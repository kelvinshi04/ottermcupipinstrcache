==> flow/design.v <==
`timescale 1ns / 1ps
module cacheReg(
    input wire [31:0] data_in,
    input wire clk, 
	  input wire clr, 
	  input wire ld,
	  input [1:0] offset,
    output reg [127:0] data_out,
    output reg dataReady
    ); 
    always @(posedge clk)
    begin 
       dataReady = 1'b0;
       if (clr == 1'b1)        
          data_out <= 0;
       else if (ld == 1'b1) begin   
          case (offset)
            2'b00: begin
                data_out[127:96] <= data_in;
            end
            2'b01: begin
                data_out[95:64] <= data_in;
            end
            2'b10: begin
                data_out[63:32] <= data_in;
            end
            2'b11: begin
                data_out[31:0] <= data_in;
                dataReady = 1'b1;
            end
            default: begin
                dataReady = 1'b0;
            end
          endcase
       end
    end
endmodule
`default_nettype wire
Reports on cacheReg

What the tools print for cacheReg, step after step.
Lines are those of the file above, counted from 1.
Operators carry their Yosys type and port widths (W data, S select, Z words).
Cell names lack the library's common part.
The mark -- stands for no value.

Top module: cacheReg
Clock input: clk
Library: sky130hd
Timing corner: tt_025C_1v80

Elaborated design

Yosys after proc, flatten, opt, wreduce and memory -nomap, before mapping. Enables and synchronous resets that opt folds into registers are not counted as muxes. Memory bits, and registers merged into a memory's read port (data or address), are not among the register bits. Print and check cells are not counted. Equal cells are merged and count once.

Equal/unequal tests: 3
Muxes and demuxes: 1
Bitwise operators: 1
Reduce/logical cells: 7

Operators with widths:

| operator             | number |
| $reduce_and A2 Y1    | 4 |
| $eq A2 B2 Y1 const B | 2 |
| $reduce_or A3 Y1     | 1 |
| $eq A2 B1 Y1 const B | 1 |
| $logic_not A2 Y1     | 1 |
| $reduce_or A2 Y1     | 1 |
| $pmux W1 S2          | 1 |
| $not A1 Y1           | 1 |

Bits in registers: 129
Input port bits: 37
Output and inout port bits: 129
Cells after elaboration: 17

Longest topological paths

Longest topological path by Yosys (ltp), each cell counted once; first at word level (registers and memories cut), then after technology mapping (sequential cells cut; the memories' decode and read muxes count).

Depth after elaboration: 3
ABC_AREA: 1
Depth in mapped cells: 6
Gate-level depth less buffers: 5

Mapped cells and area

The flow's flattened synthesis, as Yosys stat reports it; memories are mapped. The netlist is that of the ABC_AREA named above (0 if unset); the other value can give another one.

Cells by type:

| type     | number | area in all (um^2) |
| dfxtp_1  | 129    | 2.58E+03 |
| nor2_1   | 225    | 844.56 |
| nand2_1  | 224    | 840.806 |
| inv_1    | 131    | 491.722 |
| nand3_1  | 33     | 165.158 |
| a21oi_1  | 32     | 160.154 |
| buf_2    | 32     | 160.154 |
| clkbuf_1 | 10     | 37.536 |
| nand3_2  | 2      | 20.019 |
| buf_1    | 3      | 11.261 |
| buf_4    | 1      | 7.507 |
| nor2_2   | 1      | 6.256 |

Cells in the netlist: 823
Mapped area: 5,327.6 um^2
Sequential part of the area: 2,582.5 um^2
Flip-flops: 129
Buffer cells: 46

Worst setup path after synthesis

Source: OpenSTA report_checks on the synthesized netlist (no wires, ideal clock, input and output delay 20% of the period each), path of least setup slack; recovery checks are left aside. Register names are those of the netlist, which keeps one name where synthesis merged equal registers.

Kind: in2reg
Start: in offset[0]
End: reg data_out[99]
Clock period: 1.1 ns
Input delay: 0.220 ns
Library setup time: 0.115 ns
Time at the first pin: 0.220 ns
Arrival time: 0.821 ns
Required time: 0.985 ns
Setup slack: 0.164 ns
Path delay: 0.716 ns
Driving pins on the path: 5
Path buffers: 1
Synthesis period reached: 0.936 ns

"path delay" is the arrival time less input delay plus setup time.
"driving pins on the path" counts driving pins, that of a launching flip-flop among them; a cell with two outputs on the path counts twice.
"synthesis period reached" is the clock period less the worst setup slack; recovery checks do not enter. This is arithmetic on one report: input and output delays are still those of the set period (20% each).
The rows between start and end are the longest chain of elaborated cells between them; the timing report does not say that the signal goes this way. Where chains are equally long, one stands for them.
Each line given opens the expression or statement behind the cell; cells for indexed reads and writes are added by Yosys, which also makes memories of some case tables.

Cells stage by stage: nor2_2 > buf_2 > nand3_1 > nand2_1 > nor2_1
Length of the longest elaborated chain: 2
Elaborated cells on any way between the ends: 2
Source lines of those cells: 1
Classes of those cells: 2 x reduce/logical

RTL lines, path after synthesis:

| element            | line | RTL |
| start: declaration | 7    | `input [1:0] offset,` |
| $logic_not A2 Y1   | 17   | `case (offset)` |
| $reduce_and A2 Y1  | --   |  |
| end: assignment    | 15   | `data_out <= 0;` |
| end: assignment    | 19   | `data_out[127:96] <= data_in;` |
| end: declaration   | 8    | `output reg [127:0] data_out,` |

Timing after layout

From the final timing report of record 1: the path of least setup slack in the routed layout; clock arrival at registers is part of the times.

Kind: reg2out
Start: reg data_out[0]
End: out data_out[0]
Clock period: 1.93 ns
External output delay: 0.39 ns
Time at the first pin: 0.43 ns
Arrival time: 1.42 ns
Required time: 1.54 ns
Setup slack: 0.12 ns
Driving pins on the path: 2
Path buffers: 1

Cells stage by stage: dfxtp_1 > clkdlybuf4s50_1
Length of the longest elaborated chain: 0
Elaborated cells on any way between the ends: 0
Source lines of those cells: 0

RTL lines, path post-layout:

| element            | line | RTL |
| start: declaration | 8    | `output reg [127:0] data_out,` |
| start: assignment  | 15   | `data_out <= 0;` |
| start: assignment  | 28   | `data_out[31:0] <= data_in;` |
| end: declaration   | 8    |  |

Lab notebook: cacheReg

Design cacheReg on sky130hd. What follows are 2 stored runs of the flow, each under its own settings; their order means nothing. The constraints put input and output delay at 20% of the set period each and load the outputs with 0.01 pF.
A setting shown as . is not set for that run.

| name                                          | record 1 | record 2 |
| period_ns                                     | 1.93     | 1.13     |
| CORE_UTILIZATION                              | 45       | 21       |
| PLACE_DENSITY_LB_ADDON                        | 0.12     | .        |
| CORE_MARGIN                                   | 4        | 2        |
| CELL_PAD_IN_SITES_GLOBAL_PLACEMENT            | 1        | .        |
| CELL_PAD_IN_SITES_DETAIL_PLACEMENT            | 1        | .        |
| TNS_END_PERCENT                               | 80       | .        |
| ABC_AREA                                      | 1        | .        |
| GPL_TIMING_DRIVEN                             | 0        | .        |
| GPL_ROUTABILITY_DRIVEN                        | 1        | .        |
| CTS_CLUSTER_SIZE                              | 44       | .        |
| CAP_MARGIN                                    | 20       | 20       |
| SLEW_MARGIN                                   | 20       | 20       |
| area of the synthesized netlist (um^2)        | 5,327.6  | 5,072.4  |
| die area (um^2)                               | 13,643.4 | 25,413.1 |
| standard-cell area of the final layout (um^2) | 7,658.6  | 8,025.2  |
| smallest setup slack (ns)                     | 0.119    | 0.035    |
| worst-case hold slack (ns)                    | 0.497    | 0.233    |
